==> flow/design.v <==
module led_peripheral(
    input  wire clk,
    input  wire rst_n,
    input  wire rd_en_i,
    input  wire wr_en_i,
    input  wire [31:0] addr_i,
    input  wire [31:0] data_i,
    output reg  [31:0] data_o,
    output reg  [7:0] leds_o
);
    reg [7:0] led_reg;
    wire [3:0] effective_address;
    assign effective_address = addr_i[3:0];  
    always @(posedge clk or negedge rst_n) begin
        if (!rst_n) begin
            led_reg <= 8'b0;
        end else if (wr_en_i && effective_address == 4'h0) begin
            led_reg <= data_i[7:0];  
        end
    end
    always @(*) begin
        if (rd_en_i && effective_address == 4'h4) begin
            data_o = {24'b0, led_reg};  
        end else begin
            data_o = 32'b0;
        end
    end
    always @(*) begin
        leds_o = led_reg;
    end
endmodule
# From RTL to reports: led_peripheral
# The steps from the RTL of led_peripheral to its reports follow in flow order.
# Line numbers count from 1 in the design file above.
# Operators carry their Yosys type and port widths (W data, S select, Z words).
# Cell names lack the library's common part.
# The mark n/a stands for no value.
[inputs] design="led_peripheral" clock="clk" library="sky130hd" pvt_corner="tt_025C_1v80"

# Word level
# Counts by Yosys on the flattened word-level netlist (proc, flatten, opt, wreduce; memories kept). Register bits leave out memories and registers merged into their read ports (data or address); mux counts leave out enables and synchronous resets folded into registers. Print and check cells are left out. Cells with the same type and inputs are merged into one.
[classes] n_eq=1 mux=1 reduce_and_logical=3
[ops] operator="$mux W8" n=1
[ops] operator="$eq A4 B3 Y1 const B" n=1
[ops] operator="$logic_not A4 Y1" n=1
[ops] operator="$logic_and A1 B1 Y1" n=2
[word_totals] ff_bits=8 inputBits=68 out_inout_bits=40

# Longest topological paths
# Depth = most cells in a row (Yosys ltp): at word level without a register or memory, in the mapped netlist without a sequential cell, where the memories' decode and read muxes count.
[depth] depth_word=3 abc_area=1 ltp_mapped=4 ltp_nobuf=4

# Netlist
# The flow's flattened synthesis, as Yosys stat reports it; memories are mapped. The netlist is that of the ABC_AREA named above (0 if unset); the other value can give another one.
# The area totals of this step are shown rounded.
[mapped] cell_count=79 area_um2=640.6 seqArea_um2=200.2 ff_cells=8 n_buf=25
[types] type="dfrtp_1" n=8
[types] type="buf_4" n=24
[types] type="nand2_1" n=16
[types] type="nand4_1" n=8
[types] type="inv_1" n=9
[types] type="nand4_4" n=1
[types] type="nor2_8" n=1
[types] type="nor2_1" n=5
[types] type="nor2_2" n=3
[types] type="nand3_4" n=1
[types] type="nor2_4" n=1
[types] type="clkbuf_2" n=1
[types] type="conb_1" n=1

# Timing after synthesis
# OpenSTA on the mapped netlist: ideal clock, no wires. The path of least setup slack (recovery checks aside). Input and output delay are each 20% of the period. Register names are those of the netlist, which keeps one name where synthesis merged equal registers.
[synth_timing] kind="input -> output" from="in addr_i[1]" to="out data_o[3]" period_ps=1630 t_first_pin_ps=326 t_arrival_ps=837 required_ps=1304 setup_slack_ps=467 path_delay_ps=511 stages=3 period_less_setup_slack_ps=1163
# "path_delay_ps" is the arrival time less input delay plus setup time.
# At an output port there is no setup time.
# "stages" counts driving pins, that of a launching flip-flop among them; a cell with two outputs on the path counts twice.
# "period_less_setup_slack_ps" is the clock period less the worst setup slack; recovery checks do not enter. This is arithmetic on one report: input and output delays are still those of the set period (20% each).
# Between the ends stands the longest chain of elaborated cells between them, by number of cells; it is not shown to be the way that was timed. Of several equally long chains one is given.
# Each line given opens the expression or statement behind the cell; cells for indexed reads and writes are added by Yosys, which also makes memories of some case tables.
[synth_between] cell_sequence="nor2_8 nand4_4 nor2_1" elab_chain_cells=3
[synth_lines] element="start: declaration" line_no=6 rtl="input  wire [31:0] addr_i,"
[synth_lines] element="$eq A4 B3 Y1" line_no=22 rtl="if (rd_en_i && effective_address == 4'h4) begin"
[synth_lines] element="$logic_and A1 B1 Y1" line_no=22
[synth_lines] element="$mux W8" line_no=22
[synth_lines] element="end: declaration" line_no=8 rtl="output reg  [31:0] data_o,"

# Timing after layout
# Path of least setup slack in the final report of flow run B (OpenROAD, finished layout, wires in). Where an end is a register, its clock arrival counts in the times.
# The path's times are printed in steps of 10 ps; the period is the one set.
[layout_timing] kind="input -> output" from="in addr_i[1]" to="out data_o[5]" period_ps=1150 t_first_pin_ps=230 t_arrival_ps=1010 required_ps=920 setup_slack_ps=-90 stages=7
# Between the ends stands the longest chain of elaborated cells between them, by number of cells; it is not shown to be the way that was timed. Of several equally long chains one is given.
[layout_between] cell_sequence="buf_8 nor2_8 nand4_4 buf_12 buf_6 nor2_2 buf_2" elab_chain_cells=3
[layout_lines] element="start: declaration" line_no=6 rtl="input  wire [31:0] addr_i,"
[layout_lines] element="$eq A4 B3 Y1" line_no=22 rtl="if (rd_en_i && effective_address == 4'h4) begin"
[layout_lines] element="$logic_and A1 B1 Y1" line_no=22
[layout_lines] element="$mux W8" line_no=22
[layout_lines] element="end: declaration" line_no=8 rtl="output reg  [31:0] data_o,"

Subject: flow runs of led_peripheral

Hi,

led_peripheral through Yosys and OpenROAD on sky130hd: 2 stored runs, unordered, with their settings and measured results. The constraints put input and output delay at 20% of the set period each and load the outputs with 0.01 pF.
"clock_period_reached_ps": clock period set for the run, less the worst setup slack. It is reckoned from that one timing run; input and output delays stay at 20% of the period that was set.
"worst_setup_path_time_ps" = time allowed to the worst setup path (clock period - input delay - output delay, where it has them) - its slack; a late launch clock adds to it, a late capture clock takes from it.
"final_power_w" rests on the timing tool's default activity at the inputs, not on a simulated workload.
"worst_setup_path_time_ps" is given in steps of 10 ps.
Measured values are rounded.

[flow] flow run A: files
==> flow/run.sh <==
#!/bin/bash
# the make line also repeats the synthesis and layout settings of config.mk as NAME=value (left out here)
make -C /OpenROAD-flow-scripts/flow DESIGN_CONFIG=/design/flow/config.mk WORK_HOME=/design/flow/orfs CLKGATE_MAP_FILE= finish
==> flow/config.mk <==
export PLATFORM = sky130hd
export DESIGN_NAME = led_peripheral
export DESIGN_NICKNAME = led_peripheral
export VERILOG_FILES = /design/flow/design.v
export SDC_FILE = /design/flow/constraint.sdc
export NUM_CORES = 4
export LEC_CHECK = 0
export CAP_MARGIN = 40
export CELL_PAD_IN_SITES_DETAIL_PLACEMENT = 2
export CORE_ASPECT_RATIO = 0.97
export CORE_MARGIN = 10
export CORE_UTILIZATION = 45
export CTS_CLUSTER_SIZE = 46
export GPL_TIMING_DRIVEN = 0
export HOLD_SLACK_MARGIN = 0.23
export PLACE_DENSITY_LB_ADDON = 0.13
export SETUP_SLACK_MARGIN = -0.05
export SLEW_MARGIN = 20
export TNS_END_PERCENT = 10
==> flow/constraint.sdc <==
create_clock -name core_clock -period 0.987 [get_ports {clk}]
set_input_delay 0.1974 -clock core_clock [delete_from_list [all_inputs] [get_ports {clk}]]
set_output_delay 0.1974 -clock core_clock [all_outputs]
set_load 0.01 [all_outputs]

[flow] flow run A: not finished: placement ended with error DPL-0033

[flow] flow run B: files
==> flow/run.sh <==
#!/bin/bash
# the make line also repeats the synthesis and layout settings of config.mk as NAME=value (left out here)
make -C /OpenROAD-flow-scripts/flow DESIGN_CONFIG=/design/flow/config.mk WORK_HOME=/design/flow/orfs CLKGATE_MAP_FILE= finish
==> flow/config.mk <==
export PLATFORM = sky130hd
export DESIGN_NAME = led_peripheral
export DESIGN_NICKNAME = led_peripheral
export VERILOG_FILES = /design/flow/design.v
export SDC_FILE = /design/flow/constraint.sdc
export NUM_CORES = 4
export LEC_CHECK = 0
export ABC_AREA = 1
export CAP_MARGIN = 20
export CELL_PAD_IN_SITES_DETAIL_PLACEMENT = 0
export CELL_PAD_IN_SITES_GLOBAL_PLACEMENT = 0
export CORE_MARGIN = 2
export CORE_UTILIZATION = 20
export CTS_CLUSTER_SIZE = 28
export GPL_TIMING_DRIVEN = 1
export HOLD_SLACK_MARGIN = 0.1
export MIN_ROUTING_LAYER = met1
export PLACE_DENSITY_LB_ADDON = 0.16
export SETUP_SLACK_MARGIN = 0.12
export SLEW_MARGIN = 0
export TNS_END_PERCENT = 65
==> flow/constraint.sdc <==
create_clock -name core_clock -period 1.15 [get_ports {clk}]
set_input_delay 0.2300 -clock core_clock [delete_from_list [all_inputs] [get_ports {clk}]]
set_output_delay 0.2300 -clock core_clock [all_outputs]
set_load 0.01 [all_outputs]

[flow] flow run B: metrics
[metrics] worst_setup_path_time_ps = 780
[metrics] critical_path_kind = input -> output
[metrics] clock_period_reached_ps = 1241
[metrics] timing.setup.ws_ps = -91
[metrics] dieArea_um2 = 3672
[metrics] fin_tns_ps = -207
[metrics] layout_utilization_pct = 37.5
[metrics] post_route_stdcell_area_um2 = 1144
[metrics] yosys_chip_area_um2 = 640.6
[metrics] final_power_w = 0.001153

Regards
